==> flow/design.v <==
module rx(
    input rx_en,
    input clk,
    input rst,
    input data_in,
    output reg [7:0] data_out,
    output done,
    output busy,
    output err
);
    reg [2:0] next_state, current_state ;
    parameter IDLE = 3'b000 ;
    parameter START = 3'b001 ;
    parameter DATA = 3'b010 ;
    parameter ERR = 3'b011 ;
    parameter DONE = 3'b100 ;
    reg[31:0] baud_count = 0;
    reg[3:0] baud_tick = 0 ;
    always @(posedge clk) begin 
        if(rst) begin 
            baud_count <= 0 ;
            baud_tick <= 4'h0 ;
        end
        else if (rx_en) begin 
            if (current_state == START) begin
                if (baud_count == 32'h0000_3D18) begin 
                    baud_count <= 0 ;
                    baud_tick <= baud_tick + 1'b1 ; 
                end 
                else begin
                    baud_count <= baud_count + 1 ;
                end 
            end 
            else if (current_state == DATA) begin 
                if (baud_count == 32'h0000_28B0) begin 
                    baud_count <= 0 ;
                    baud_tick <= baud_tick + 1'b1 ;
                end 
                else begin 
                    baud_count <= baud_count + 1 ;
                end
            end
            else begin 
                baud_count <= 0 ;
                baud_tick <= 4'h0 ;
            end
        end
        else begin 
            baud_count <= 0 ;
            baud_tick <= 4'h 0 ;
        end 
    end 
    always @(posedge clk) begin 
        if(rst) begin 
            current_state <= IDLE ;
        end 
        else begin 
            current_state <= next_state ;
        end 
    end 
    always @(*) begin 
        case(current_state) 
        IDLE : begin 
            if (data_in) 
                next_state = IDLE ;
            else 
                next_state = START ;
        end 
        START : begin 
            if(baud_tick == 4'h1 )
                next_state = DATA ;
            else 
                next_state = START ;
        end 
        DATA : begin 
            if(baud_tick == 4'h9) begin 
                if (data_in) 
                    next_state = DONE ;
                else
                    next_state = ERR ;
            end 
            else 
                next_state = DATA ; 
        end
        default : next_state = IDLE ;
        endcase 
    end 
    reg[7:0] data_in_rx = 8'h00 ;
    always @(posedge clk) begin 
        if(rst) begin 
            data_in_rx <= 8'h00 ;
        end
        else if (rx_en) begin
            if((baud_count == 32'h0000_3D18) && (current_state == START)) begin 
                data_in_rx[7] <= data_in ;  
            end 
            else if ((baud_count == 32'h0000_28B0) && (current_state == DATA) && (baud_tick < 4'h8)) begin 
                data_in_rx <= data_in_rx >> 1 ;
                data_in_rx[7] <= data_in ;
            end 
        end
    end 
    assign data_out = data_in_rx ;
    assign err = (current_state == ERR) ;
    assign done = (current_state == DONE) ;
endmodule
### Step by step through the tools: rx

What the tools print for rx, step after step.
Lines are those of the file above, counted from 1.
Library cell names are shortened.
Not given: -

| inputs | value |
|---|---|
| design top | rx |
| clock port | clk |
| standard-cell library | sky130hd |
| library corner | tt_025C_1v80 |

### Elaborated design

Yosys after proc, flatten, opt, wreduce and memory -nomap, before mapping. Memory bits, and registers merged into a memory's read port (data or address), are not among the register bits. Print and check cells are not counted. Equal cells are merged and count once.

| cells by class | value |
|---|---|
| reduce/logical cells | 9 |
| equality and inequality tests | 10 |
| bitwise operators | 2 |
| add/sub/neg operators | 2 |
| order comparisons | 1 |
| multiplexer cells | 15 |

Operators with widths:

| kind | number |
|---|---|
| 2-to-1 mux 32 bit | 4 |
| == test 32 x 14 -> 1 bit (second input constant) | 2 |
| adder 32 x 1 -> 32 bit (second input constant) | 1 |
| 2-to-1 mux 4 bit | 4 |
| case mux 3 bit (select 3 bit) | 1 |
| == test 3 x 2 -> 1 bit (second input constant) | 2 |
| 2-to-1 mux 3 bit | 2 |
| AND reduction 2 bit | 2 |
| adder 4 x 1 -> 4 bit (second input constant) | 1 |
| == test 4 x 1 -> 1 bit (second input constant) | 1 |
| < comparator 4 bit (second input constant) | 1 |
| == test 4 bit (second input constant) | 1 |
| logical AND 1 bit | 3 |
| == test 3 x 1 -> 1 bit (second input constant) | 1 |
| != test 3 x 2 -> 1 bit (second input constant) | 1 |
| == test 3 bit (second input constant) | 1 |
| logical NOT 3 bit | 1 |
| AND reduction 3 bit | 1 |
| 2-to-1 mux 1 bit | 3 |
| NOT 1 bit | 2 |
| != test 2 bit (second input constant) | 1 |
| nonzero test 2 bit | 1 |
| OR reduction 2 bit | 1 |
| 2-to-1 mux 2 bit | 1 |

| storage and ports | value |
|---|---|
| register bits | 47 |

### Depth

Longest topological path by Yosys (ltp), each cell counted once; first at word level (registers and memories cut), then after technology mapping (sequential cells cut; the memories' decode and read muxes count).

| logic depth | value |
|---|---|
| depth in word-level cells | 5 |
| ABC_AREA | 0 |
| gate-level depth with buffers | 7 |
| gate-level depth less buffers | 6 |

### Netlist

Source: synth_stat.txt of the flow (Yosys; design flattened, memories mapped). It holds for the ABC_AREA given above (unset counts as 0); a run with the other value may have another netlist.
Totals and module areas in this step are rounded.

Cells by type:

| cell type | number |
|---|---|
| dfxtp_1 | 49 |
| a211oi_1 | 15 |
| mux2i_1 | 10 |
| nor4_1 | 16 |
| nand2_1 | 23 |
| nor3_1 | 17 |
| xnor2_1 | 9 |
| nand3_1 | 15 |
| or4_1 | 9 |
| or3_1 | 10 |
| a211oi_2 | 4 |
| ha_1 | 4 |
| inv_1 | 12 |
| o31ai_1 | 6 |
| and4_1 | 5 |
| a21oi_1 | 8 |
| o211a_1 | 4 |
| o21ai_0 | 8 |

Other cell types: 28; their cells: 59.

| synthesis totals | value |
|---|---|
| mapped cells | 283 |
| synthesis area | 2490 um^2 |
| sequential part of the area | 981 um^2 |
| buffer cells | 13 |
| mapped flip-flops | 49 |

### Worst setup path after synthesis

OpenSTA on the mapped netlist: ideal clock, no wires. The path of least setup slack (recovery checks aside). Input and output delay are each 20% of the period. Register names are those of the netlist, which keeps one name where synthesis merged equal registers.

| timing path post-synthesis | value |
|---|---|
| path kind | reg-to-reg |
| from | register baud_count[0] |
| to | register baud_count[24] |
| time at the first pin | 0.000 ns |
| stages | 7 |
| period | 2.49 ns |
| delay of the path | 2.069 ns |
| data required time | 2.410 ns |
| path slack | 0.421 ns |
| path buffers | 1 |
| arrival | 1.989 ns |
| synthesis period reached | 2.069 ns |

"delay of the path" is the arrival time less input delay plus setup time.
"stages" counts driving pins, that of a launching flip-flop among them; a cell with two outputs on the path counts twice.
"synthesis period reached" is the clock period less the worst setup slack; recovery checks do not enter. This is arithmetic on one report: input and output delays are still those of the set period (20% each).
Between the ends stands the longest chain of elaborated cells between them, by number of cells; it is not shown to be the way that was timed. Of several equally long chains one is given.
Each line given opens the expression or statement behind the cell; cells for indexed reads and writes are added by Yosys, which also makes memories of some case tables.
At most two assigning lines are given for a register; there are more.

| on the way, post-synthesis | value |
|---|---|
| cells stage by stage | dfxtp_1 ha_1 nand4_2 or3_1 buf_2 or4_1 a211oi_2 |
| length of the longest elaborated chain | 4 |
| elaborated cells on any way between the ends | 7 |
| classes of those cells | add/sub: 1; eq/ne: 2; mux: 4 |

Ends and longest elaborated chain, post-synthesis:

| item | RTL line | source |
|---|---|---|
| start: declaration | 17 | `reg[31:0] baud_count = 0;` |
| start: assignment | 31 | `baud_count <= baud_count + 1 ;` |
| start: assignment | 40 | `baud_count <= baud_count + 1 ;` |
| adder 32 x 1 -> 32 bit | 40 |  |
| 2-to-1 mux 32 bit | 35 | `if (baud_count == 32'h0000_28B0) begin` |
| 2-to-1 mux 32 bit | 34 | `else if (current_state == DATA) begin` |
| 2-to-1 mux 32 bit | 25 | `if (current_state == START) begin` |
| end: assignment | 31 |  |
| end: assignment | 40 |  |
| end: declaration | 17 |  |

### Path in the finished layout

Path of least setup slack in the final report of run 1 (OpenROAD, finished layout, wires in). Where an end is a register, its clock arrival counts in the times.

| timing path post-layout | value |
|---|---|
| path kind | reg-to-reg |
| from | register baud_count[0] |
| to | register data_in_rx[0] |
| path slack | 0.98 ns |
| arrival | 2.58 ns |
| data required time | 3.56 ns |
| time at the first pin | 0.30 ns |
| stages | 7 |
| path buffers | 0 |
| period | 3.36 ns |

Between the ends stands the longest chain of elaborated cells between them, by number of cells; it is not shown to be the way that was timed. Of several equally long chains one is given.
At most two assigning lines are given for a register; there are more.

| on the way, post-layout | value |
|---|---|
| cells stage by stage | dfxtp_1 inv_1 ha_1 nor4b_1 nand4_1 or3_1 a31o_2 |
| length of the longest elaborated chain | 4 |
| elaborated cells on any way between the ends | 7 |
| classes of those cells | eq/ne: 2; logic: 1; reduce/logical: 4 |

Ends and longest elaborated chain, post-layout:

| item | RTL line | source |
|---|---|---|
| start: declaration | 17 | `reg[31:0] baud_count = 0;` |
| start: assignment | 31 | `baud_count <= baud_count + 1 ;` |
| start: assignment | 40 | `baud_count <= baud_count + 1 ;` |
| == test 32 x 14 -> 1 bit | 94 | `if((baud_count == 32'h0000_3D18) && (current_state == START)) begin` |
| logical AND 1 bit | 94 |  |
| NOT 1 bit | - |  |
| AND reduction 3 bit | - |  |
| end: assignment | 91 | `data_in_rx <= 8'h00 ;` |
| end: assignment | 98 | `data_in_rx <= data_in_rx >> 1 ;` |
| end: declaration | 88 | `reg[7:0] data_in_rx = 8'h00 ;` |

==> runs of rx <==
Settings and measured results of 2 stored flow runs for module rx (sky130hd), not sorted in any way. The constraints put input and output delay at 20% of the set period each and load the outputs with 0.01 pF.
"time used up by the worst setup path" means the part of the period allowed to the worst setup path (the constraints hold back 20% at inputs and 20% at outputs) less its slack; where the path has registers, the arrival times of their clocks count too.
"total design power" is the tool's figure for a default switching activity; nothing was simulated.
Values from the reports are rounded here.
A setting shown as . is not set for that run.

| run name | period_ns | CORE_UTILIZATION | SETUP_SLACK_MARGIN | PLACE_DENSITY_LB_ADDON | CORE_MARGIN | ABC_AREA | GPL_TIMING_DRIVEN | MAX_ROUTING_LAYER | CAP_MARGIN | SLEW_MARGIN | TNS_END_PERCENT | die outline area (um^2) | total design power (mW) | final design utilization (%) | time used up by the worst setup path (ns) | worst setup path type | setup slack of the critical path (ns) | Yosys chip area after synthesis (um^2) |
|---|---|---|---|---|---|---|---|---|---|---|---|---|---|---|---|---|---|---|
| run 1 | 3.36 | 58 | 0.37 | 0.07 | 5 | 0 | 1 | met5 | 20 | 20 | . | 5710 | 1.01 | 67.2 | 2.38 | reg-to-reg | 0.984 | 2490 |
| run 2 | 2.01 | 39 | . | 0.15 | 4 | 0 | 0 | met4 | 20 | 20 | 20 | 7740 | 1.74 | 51.2 | 1.95 | reg-to-reg | 0.056 | 2490 |
