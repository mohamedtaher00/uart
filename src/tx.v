==> flow/design.v <==
module tx(
    input tx_en, 
    input rst, 
    input clk,
    input[7:0] data_in,
    output reg data_out,  
    output reg done = 1'b0 , 
    output busy
);
    reg[31:0] baud_count = 0;
    reg[3:0] baud_tick = 0 ;
    reg[7:0] data_in_tx;
    assign data_in_tx = data_in ;
    always @(posedge clk) begin 
        if(rst) begin
            baud_count <= 0 ;
            baud_tick <= 0 ;
        end 
        else if (tx_en) begin
            if (baud_count == 32'h 0000_28B0) begin
                if(baud_tick == 4'h9) begin
                    baud_count <= 0 ;
                    done <= 1'b1 ;
                    baud_tick <= 4'h0 ;
                end
                else begin 
                    baud_count <= 0 ;
                    baud_tick <= baud_tick + 1'b1 ;
                end 
            end 
            else begin 
                baud_count <= baud_count + 1 ;
            end 
        end 
    end 
    always @(*) begin 
        if (rst) begin 
            done = 1'b0 ;
            data_out = 1'b 1;
        end 
        else if(tx_en) begin 
            case(baud_tick) 
            4'h0 : begin 
                if (done)
                    data_out = 1'b1 ;  
                else 
                    data_out = 1'b0 ;
            end
            4'h1 : data_out = data_in_tx[0] ;
            4'h2 : data_out = data_in_tx[1] ;
            4'h3 : data_out = data_in_tx[2] ;
            4'h4 : data_out = data_in_tx[3] ;
            4'h5 : data_out = data_in_tx[4] ;
            4'h6 : data_out = data_in_tx[5] ;
            4'h7 : data_out = data_in_tx[6] ;
            4'h8 : data_out = data_in_tx[7] ;
            4'h9 : begin 
                data_out = 1'b1 ;
            end 
            default : data_out = 1'b1 ;
            endcase 
        end 
        else begin
            data_out = 1'b1 ;
        end 
    end 
endmodule
* Reports on tx
The steps from the RTL of tx to its reports follow in flow order. Line numbers count from 1 in the design file above. Library cell names are shortened. A cell with n/a has no value.
Set-up: design top tx, clock port clk, library sky130hd, timing corner tt_025C_1v80

* Word level
Source: Yosys, flattened and elaborated, memories not mapped. Widths are those after wreduce. Registers that Yosys merges into a memory's read port (data or address) are not register bits. Print and check cells do not count. Equal cells are merged and count once.
Cells by class: add/sub/neg operators 2, equal/unequal tests 10, muxes and demuxes 5, reductions and logical operators 2
Operators by type and width (count):
- 32-bit by 1-bit adder with 32-bit output with constant B | 1
- 32-bit by 14-bit equality test with 1-bit output with constant B | 1
- 32-bit two-way mux | 1
- 4-bit by 3-bit equality test with 1-bit output with constant B | 4
- 1-bit parallel mux with 9-bit select | 1
- 4-bit by 2-bit equality test with 1-bit output with constant B | 2
- 4-bit equality test with constant B | 2
- 4-bit by 1-bit adder with 4-bit output with constant B | 1
- 4-bit by 1-bit equality test with 1-bit output with constant B | 1
- 4-bit zero test | 1
- 4-bit two-way mux | 1
- 2-bit AND reduction | 1
- 1-bit two-way mux | 2
Bit counts: register bits after elaboration 36, elaborated cells 21

* Longest topological paths
Longest topological path by Yosys (ltp), each cell counted once; first at word level (registers and memories cut), then after technology mapping (sequential cells cut; the memories' decode and read muxes count).
Depth: word-level depth 4, ABC_AREA 0, depth in mapped cells 7, depth with buffers taken out 7

* Mapped cells and area
The flow's flattened synthesis, as Yosys stat reports it; memories are mapped. The netlist is that of the ABC_AREA named above (0 if unset); the other value can give another one. Totals and module areas in this step are rounded.
Cell types:
- dfxtp_1 | count 36, area in all 720.691 um^2
- xor2_1 | count 16, area in all 140.134 um^2
- nor2_1 | count 35, area in all 131.376 um^2
- xnor2_1 | count 14, area in all 122.618 um^2
- nand4_1 | count 11, area in all 68.816 um^2
- nand2_1 | count 16, area in all 60.058 um^2
- nor4_4 | count 2, area in all 42.541 um^2
- and4_1 | count 4, area in all 35.034 um^2
- nand3_1 | count 7, area in all 35.034 um^2
- inv_1 | count 8, area in all 30.029 um^2
- nor4b_2 | count 2, area in all 30.029 um^2
- o41ai_4 | count 1, area in all 27.526 um^2
- nor4b_1 | count 3, area in all 26.275 um^2
- a21oi_1 | count 5, area in all 25.024 um^2
- ha_1 | count 2, area in all 25.024 um^2
- nor4_1 | count 4, area in all 25.024 um^2
- nor4_2 | count 2, area in all 25.024 um^2
- buf_4 | count 3, area in all 22.522 um^2
Other cell types: 26; their cells: 38.
Synthesis totals: cell count 209, cell area after synthesis 1900 um^2, sequential area 721 um^2, mapped flip-flops 36

* Path before layout
Source: OpenSTA report_checks on the synthesized netlist (no wires, ideal clock, input and output delay 20% of the period each), path of least setup slack; recovery checks are left aside. Register names are those of the netlist, which keeps one name where synthesis merged equal registers.
Timing path after synthesis: kind input port to flip-flop, from input tx_en, to register baud_tick[3], clock period 2.86 ns, input delay 0.572 ns, time at the first pin 0.572 ns, data arrival time 1.897 ns, data required time 2.727 ns, setup slack 0.829 ns, path delay 1.458 ns, stages on the path 6, synthesis period reached 2.031 ns
"path delay" = arrival - input delay + setup time. "stages on the path": output pins that drive a net of the path, with the launching flip-flop's if there is one; two outputs of one cell count as two. "synthesis period reached" = period - worst setup slack (recovery checks aside). The figure is calculated, with input and output delays left at 20% of the set period. Between the ends stands the longest chain of elaborated cells between them, by number of cells; it is not shown to be the way that was timed. Of several equally long chains one is given. A line is the first line of the expression or statement that the cell stems from. Yosys adds cells for indexed reads and writes and turns some case tables into memories. At most two assigning lines are given for a register; there are more.
On the way, after synthesis: path through buf_4 -> nor4b_2 -> nand4_2 -> nor4_4 -> mux2i_1 -> a41oi_2, length of the longest elaborated chain 1, elaborated cells on any way between the ends 1, RTL lines with such cells 0, those cells by class 1 x reduce/logical
Ends and longest elaborated chain, after synthesis:
- from (decl) | line 2 | input tx_en,
- 2-bit AND reduction
- to (assign) | line 17 | baud_tick <= 0 ;
- to (assign) | line 28 | baud_tick <= baud_tick + 1'b1 ;
- to (decl) | line 11 | reg[3:0] baud_tick = 0 ;

* Timing after layout
Path of least setup slack in the final report of entry A (OpenROAD, finished layout, wires in). Where an end is a register, its clock arrival counts in the times.
Timing path after layout: kind input port to output port, from input data_in[0], to output data_out, clock period 1.9 ns, input delay 0.38 ns, external output delay 0.38 ns, time at the first pin 0.38 ns, data arrival time 1.56 ns, data required time 1.52 ns, setup slack -0.04 ns, stages on the path 7
Between the ends stands the longest chain of elaborated cells between them, by number of cells; it is not shown to be the way that was timed. Of several equally long chains one is given.
On the way, after layout: path through clkdlybuf4s50_1 -> mux2_4 -> nand2_2 -> a21oi_2 -> a21oi_2 -> o2111ai_2 -> buf_2, length of the longest elaborated chain 3, elaborated cells on any way between the ends 3, RTL lines with such cells 3, those cells by class 3 x mux
Ends and longest elaborated chain, after layout:
- from (decl) | line 5 | input[7:0] data_in,
- 1-bit parallel mux with 9-bit select | line 42 | case(baud_tick)
- 1-bit two-way mux | line 41 | else if(tx_en) begin
- 1-bit two-way mux | line 37 | if (rst) begin
- to (decl) | line 6 | output reg data_out,

Module tx, platform sky130hd: 2 stored runs of the flow (Yosys, OpenROAD) with differing settings, in no particular order. Input and output delays are each 20% of the period that was set; the output load is 0.01 pF.
"period achieved" = clock period - worst setup slack. The figure is calculated, with input and output delays left at 20% of the set period.
By "time used up by the worst setup path" is meant the share of the clock period that the worst setup path is allowed (20% is reserved at inputs, 20% at outputs), minus its slack. Clock arrival times at its registers enter into it.
The measured numbers are rounded.

* Entry A | settings: period_ns 1.9; SETUP_SLACK_MARGIN 0.55; CAP_MARGIN 20; CORE_MARGIN 2; CORE_UTILIZATION 40; SLEW_MARGIN 20 | results: overall die area 5320 um^2; period achieved 1.942 ns; post-synthesis cell area 1900 um^2; total negative setup slack -0.042 ns; time used up by the worst setup path 1.18 ns; critical path kind input port to output port; utilization of the finished layout 60.3 %; setup slack of the worst path -0.042 ns
* Entry B | settings: period_ns 1.22; CORE_UTILIZATION 46; PLACE_DENSITY_LB_ADDON 0.3; GPL_ROUTABILITY_DRIVEN 1; CTS_CLUSTER_SIZE 58; MIN_ROUTING_LAYER met1; MAX_ROUTING_LAYER met4; CAP_MARGIN 20; CORE_MARGIN 2; SLEW_MARGIN 20 | results: overall die area 4660 um^2; period achieved 1.851 ns; post-synthesis cell area 1900 um^2; total negative setup slack -22.1 ns; time used up by the worst setup path 1.85 ns; critical path kind flip-flop to flip-flop; utilization of the finished layout 73.3 %; setup slack of the worst path -0.631 ns
